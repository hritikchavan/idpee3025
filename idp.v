==> flow/design.v <==
module calculator (A,B,O,CLK,C,sign);
   input [3:0] A;    
   input [3:0] B;    
   input [1:0] O;   
   input CLK;
   output [7:0] C;
  output sign;
  reg signt,sign;
  reg [3:0] a,b;
  reg [7:0] answer,C=0;
  wire [7:0] add,mul,div;
  always @(A or B)
  begin
    if (O == 2'b01)
    begin
      if (A<B)
      begin
        a = B;
        b = A;
        signt = 1;
      end
      else
      begin
        a = A;
        b = B;
        signt = 0;
      end
    end
    else if (O == 2'b11)
    begin
      if (B==0)
      begin
        signt = 1;
        a = B;
        b = A;
      end
      else
      begin
        signt = 0;
        a = A;
        b = B;
      end
    end
    else
    begin
      signt = 0;
      a = A;
      b = B;
    end
    sign = signt;
  end
  adder add_sub(a,b,add,O[0]);
  M4bit multiply(a,b,mul);
  division divide(a,b,div);
   always @(posedge(CLK))
   begin
   	if (O[1] == 0)
   		answer = add;   
   	else
   	begin
   		if (O[0] == 0)
   			answer = mul;  
   		else
   			answer = div;  
   	end
     C = answer;
   end
endmodule
module adder (A,B,R,Op);
   input [3:0] A;   
   input [3:0] B;   
   input Op; 
  output [7:0] R;
   wire  C0; 
   wire  C1; 
   wire  C2; 
   wire  C3; 
   wire  B0; 
   wire  B1; 
   wire  B2; 
   wire  B3; 
   xor(B0, B[0], Op);
   xor(B1, B[1], Op);
   xor(B2, B[2], Op);
   xor(B3, B[3], Op);
  full_adder fa0(R[0], C0, A[0], B0, Op);    
  full_adder fa1(R[1], C1, A[1], B1, C0);
  full_adder fa2(R[2], C2, A[2], B2, C1);
  full_adder fa3(R[3], C3, A[3], B3, C2);    
  xor (R[4],C3,Op);
  and (R[5],0,0);
  and (R[6],0,0);
  and (R[7],0,0);
endmodule
module full_adder(S, Cout, A, B, Cin);
   output S;
   output Cout;
   input  A;
   input  B;
   input  Cin;
   wire   w1;
   wire   w2;
   wire   w3;
   wire   w4;
   xor(w1, A, B);
   xor(S, Cin, w1);
   and(w2, A, B);   
   and(w3, A, Cin);
   and(w4, B, Cin);   
   or(Cout, w2, w3, w4);
endmodule 
module M4bit(
input [3:0] Q,
input [3:0] M,
output [7:0] P
);
wire c1,c2,c3,c4,c5,c6,c7,c8,c9,c10,c11;
wire d1,d2,d3,d4,d5,d6,d7;
wire e1,e2,e3;
wire f1,f2,f3,f4,f5,f6,f7;
wire g1,g2,g3,g4;
and(c1,M[3],Q[1]),
(c2,M[2],Q[2]),
(c3,M[1],Q[3]),
(c4,M[3],Q[0]),
(c5,M[2],Q[1]),
(c6,M[1],Q[2]),
(c7,M[2],Q[0]),
(c8,M[1],Q[1]),
(c9,M[0],Q[2]),
(c10,M[1],Q[0]),
(c11,M[0],Q[1]),
(P[0],M[0],Q[0]);
full_adder fa1(d2,d1,c1,c2,c3);
full_adder fa2(d4,d3,c4,c5,c6);
full_adder fa3(d6,d5,c7,c8,c9);
full_adder fa4(P[1],d7,c10,c11,0);
and(e1,M[2],Q[3]),
(e2,M[3],Q[2]),
(e3,M[0],Q[3]);
full_adder fa5(f2,f1,e1,e2,d1);
full_adder fa6(f4,f3,d2,d3,f5);
full_adder fa7(f6,f5,d4,e3,d5);
full_adder fa8(P[2],f7,d6,d7,0);
and(g1,M[3],Q[3]);
full_adder fa9(P[6],P[7],g1,f1,g2);
full_adder fa10(P[5],g2,f2,f3,g3);
full_adder fa11(P[4],g3,f4,0,g4);
full_adder fa12(P[3],g4,f6,f7,0);
endmodule
module division(A,B,Res);
    input [3:0] A;
    input [3:0] B;
    output [7:0] Res;
    reg [7:0] Res = 0;
    reg [3:0] a1,b1;
    reg [4:0] p1;   
    integer i;
    always@ (A or B)
    begin
      if (A<B)
        begin
          Res = 0;
        end
      else if (A == B)
        begin
          Res = 1;
        end
      else
        begin
	if (B > 4'b1001)
		Res = 1;
	else
	begin
        a1 = A;
        b1 = B;
        p1= 0;
        for(i=0;i < 4;i=i+1)    
          begin  
            p1 = {p1[2:0],a1[3]};
            a1[3:1] = a1[2:0];
            p1 = p1-b1;
            if(p1[3] == 1)    begin
                a1[0] = 0;
                p1 = p1 + b1;   end
            else
                a1[0] = 1;
        end
	Res = a1;
	end
	end   
    end
  endmodule
Reports on calculator
The steps from the RTL of calculator to its reports follow in flow order. Line numbers count from 1 in the design file above. Operators carry their Yosys type and port widths (W data, S select, Z words). The mark -- stands for no value.

Design top: calculator. Clock: CLK. Cell library: sky130hd. Library corner: tt_025C_1v80.

Word-level counts
Counts by Yosys on the flattened word-level netlist (proc, flatten, opt, wreduce; memories kept). Register bits leave out memories and registers merged into their read ports (data or address); mux counts leave out enables and synchronous resets folded into registers. Print and check cells are left out. Cells with the same type and inputs are merged into one.

For flip-flop bits (word level) the number is 8. The figure for bits in latches is 0. The figure for memory bits (writable) is 0. The figure for ROM bits is 0. For clocked read ports x word width the number is 0. Memories kept: 0. For bits of input ports the number is 11. The figure for output and inout bits is 9. Under cells after elaboration stands 153.

Add/sub/neg operators: 7. For multipliers the number is 0. For div/mod/pow operators the number is 0. The figure for magnitude comparators is 3. Eq/ne operators: 3. For shift operators the number is 0. For muxes and demuxes the number is 24. Bitwise operators: 113. For reduce/logical cells the number is 1.

Operators by type and width (number): $and A1 B1 Y1 (56); $mux W4 (9); $xor A1 B1 Y1 (33); $or A1 B1 Y1 (24); $mux W8 (3); $sub A4 B4 Y4 (3); $add A3 B3 Y3 (3); $mux W3 (3); $lt A4 B4 Y1 (2); $mux W1 (8); $mux W5 (1); $sub A1 B4 Y4 (1); $gt A4 B4 Y1 const B (1); $eq A4 B4 Y1 (1); $logic_not A4 Y1 (1); $eq A2 B1 Y1 const B (1); $eq A2 B2 Y1 const B (1).

Depth
Depth = most cells in a row (Yosys ltp): at word level without a register or memory, in the mapped netlist without a sequential cell, where the memories' decode and read muxes count.

Under word-level depth stands 22. Under ABC_AREA stands 1. The entry for gate-level depth with buffers reads 47. The entry for mapped depth without buffers reads 47.

Netlist
The flow's flattened synthesis, as Yosys stat reports it; memories are mapped. The netlist is that of the ABC_AREA named above (0 if unset); the other value can give another one.

For standard cells after synthesis the number is 253. Under synthesis area stands 1869.3 um2. Under area of sequential cells stands 160.2 um2. The figure for mapped flip-flops is 8. For buffers the number is 2.

Cell types: sky130_fd_sc_hd__ha_1 (number 31, total area 387.872 um2); sky130_fd_sc_hd__fa_1 (number 15, total area 300.288 um2); sky130_fd_sc_hd__inv_1 (number 50, total area 187.68 um2); sky130_fd_sc_hd__dfxtp_1 (number 8, total area 160.154 um2); sky130_fd_sc_hd__nand2_1 (number 37, total area 138.883 um2); sky130_fd_sc_hd__nand3_1 (number 19, total area 95.091 um2); sky130_fd_sc_hd__nor2_1 (number 24, total area 90.086 um2); sky130_fd_sc_hd__a21oi_1 (number 14, total area 70.067 um2); sky130_fd_sc_hd__nand2_4 (number 4, total area 45.043 um2); sky130_fd_sc_hd__nand2_2 (number 7, total area 43.792 um2); sky130_fd_sc_hd__xor2_1 (number 5, total area 43.792 um2); sky130_fd_sc_hd__xnor2_1 (number 4, total area 35.034 um2); sky130_fd_sc_hd__o211ai_1 (number 4, total area 30.029 um2); sky130_fd_sc_hd__o21ai_0 (number 6, total area 30.029 um2); sky130_fd_sc_hd__nand3_2 (number 2, total area 20.019 um2); sky130_fd_sc_hd__nor2_8 (number 1, total area 20.019 um2); sky130_fd_sc_hd__nor4_1 (number 3, total area 18.768 um2); sky130_fd_sc_hd__nand3_4 (number 1, total area 17.517 um2).

Other cell types: 14; their cells: 18.

Worst setup path after synthesis
OpenSTA on the mapped netlist: ideal clock, no wires. The path of least setup slack (recovery checks aside). Input and output delay are each 20% of the period. Register names are those of the netlist, which keeps one name where synthesis merged equal registers.

Kind: input port to flip-flop. Start point: input B[3]. End point: register C[0]. For clock period the number is 9.23 ns. Under input delay stands 1.846 ns. The figure for setup time is 0.115 ns. The figure for time at the first pin is 1.846 ns. The entry for arrival reads 7.884 ns. Under required time stands 9.115 ns. The entry for path slack reads 1.231 ns. The figure for path delay is 6.153 ns. Driving pins on the path: 43. The entry for path buffers reads 0. Under synthesis period reached stands 7.999 ns.

"path delay" is the arrival time less input delay plus setup time. "driving pins on the path" counts driving pins, that of a launching flip-flop among them; a cell with two outputs on the path counts twice. "synthesis period reached" is the clock period less the worst setup slack; recovery checks do not enter. This is arithmetic on one report: input and output delays are still those of the set period (20% each). Between the ends stands the longest chain of elaborated cells between them, by number of cells; it is not shown to be the way that was timed. Of several equally long chains one is given. Each line given opens the expression or statement behind the cell; cells for indexed reads and writes are added by Yosys, which also makes memories of some case tables.

Cell sequence: sky130_fd_sc_hd__inv_1 > sky130_fd_sc_hd__ha_1 > sky130_fd_sc_hd__inv_1 > sky130_fd_sc_hd__a21oi_1 > sky130_fd_sc_hd__nand2_2 > sky130_fd_sc_hd__nor2_1 > sky130_fd_sc_hd__inv_1 > sky130_fd_sc_hd__a22oi_1 > sky130_fd_sc_hd__inv_1 > sky130_fd_sc_hd__ha_1 > sky130_fd_sc_hd__inv_1 > sky130_fd_sc_hd__nand3_1 > sky130_fd_sc_hd__xor2_1 > sky130_fd_sc_hd__nor2_1 > sky130_fd_sc_hd__xnor2_1 > sky130_fd_sc_hd__inv_1 > sky130_fd_sc_hd__ha_1 > sky130_fd_sc_hd__nand3_1 > [7 not listed] > sky130_fd_sc_hd__a21oi_1 > sky130_fd_sc_hd__nand2_1 > sky130_fd_sc_hd__xnor2_1 > sky130_fd_sc_hd__xor2_1 > sky130_fd_sc_hd__inv_1 > sky130_fd_sc_hd__nand3_2 > sky130_fd_sc_hd__nand2_4 > sky130_fd_sc_hd__mux2_4 > sky130_fd_sc_hd__ha_1 > sky130_fd_sc_hd__a21oi_1 > sky130_fd_sc_hd__o21ai_0 > sky130_fd_sc_hd__xnor2_1 > sky130_fd_sc_hd__xor2_1 > sky130_fd_sc_hd__inv_1 > sky130_fd_sc_hd__nand3_1 > sky130_fd_sc_hd__nand3_1 > sky130_fd_sc_hd__nand2_1 > sky130_fd_sc_hd__nand2_1. The entry for cells in the longest elaborated chain reads 20. The entry for elaborated cells between the ends (all ways) reads 33. For RTL lines with such cells the number is 16. Classes of those cells: 7 x add/sub; 3 x compare; 1 x eq/ne; 17 x mux; 4 x logic; 1 x reduce/logical.

RTL lines, path after synthesis: from (decl) (RTL line 3) `input [3:0] B;`; $logic_not A4 Y1 (RTL line 31) `if (B==0)`; $mux W4 (RTL line 31); $mux W4 (RTL line 29) `else if (O == 2'b11)`; $mux W4 (RTL line 14) `if (O == 2'b01)`; $sub A1 B4 Y4 (RTL line 182) `p1 = p1-b1;`; $add A3 B3 Y3 (RTL line 185) `p1 = p1 + b1;   end`; $mux W3 (RTL line 183) `if(p1[3] == 1)    begin`; [6 not listed]; $sub A4 B4 Y4 (RTL line 182); $mux W1 (RTL line 183); $mux W4 (RTL line 171) `if (B > 4'b1001)`; $mux W8 (RTL line 165) `else if (A == B)`; $mux W8 (RTL line 161) `if (A<B)`; $mux W8 (RTL line 61) `if (O[0] == 0)`; $mux W5 (RTL line 57) `if (O[1] == 0)`; to (assign) (RTL line 66) `C = answer;`; to (decl) (RTL line 6) `output [7:0] C;`.

Data sheet: physical implementation of calculator

module calculator, platform sky130hd, 2 stored runs of the flow under differing settings, order arbitrary. Input and output delays are each 20% of the period that was set; the output load is 0.01 pF.

Flow run 1 has these settings: period_ns 5.17; CORE_UTILIZATION 63; CORE_ASPECT_RATIO 1.44; ABC_AREA 1; GPL_TIMING_DRIVEN 1; CAP_MARGIN 35; MAX_ROUTING_LAYER met4; CORE_MARGIN 2; SLEW_MARGIN 20. Outcome: incomplete, clock tree synthesis halted on DPL-0038.

Flow run 2 has these settings: period_ns 5.29; CORE_UTILIZATION 48; SETUP_SLACK_MARGIN -0.14; PLACE_DENSITY_LB_ADDON 0.3; CORE_ASPECT_RATIO 0.63; CELL_PAD_IN_SITES_GLOBAL_PLACEMENT 2; CELL_PAD_IN_SITES_DETAIL_PLACEMENT 1; TNS_END_PERCENT 10; CTS_CLUSTER_SIZE 15; CTS_CLUSTER_DIAMETER 368; CAP_MARGIN 20; CORE_MARGIN 2; SLEW_MARGIN 20. Outcome: incomplete, placement halted on FLW-0024.
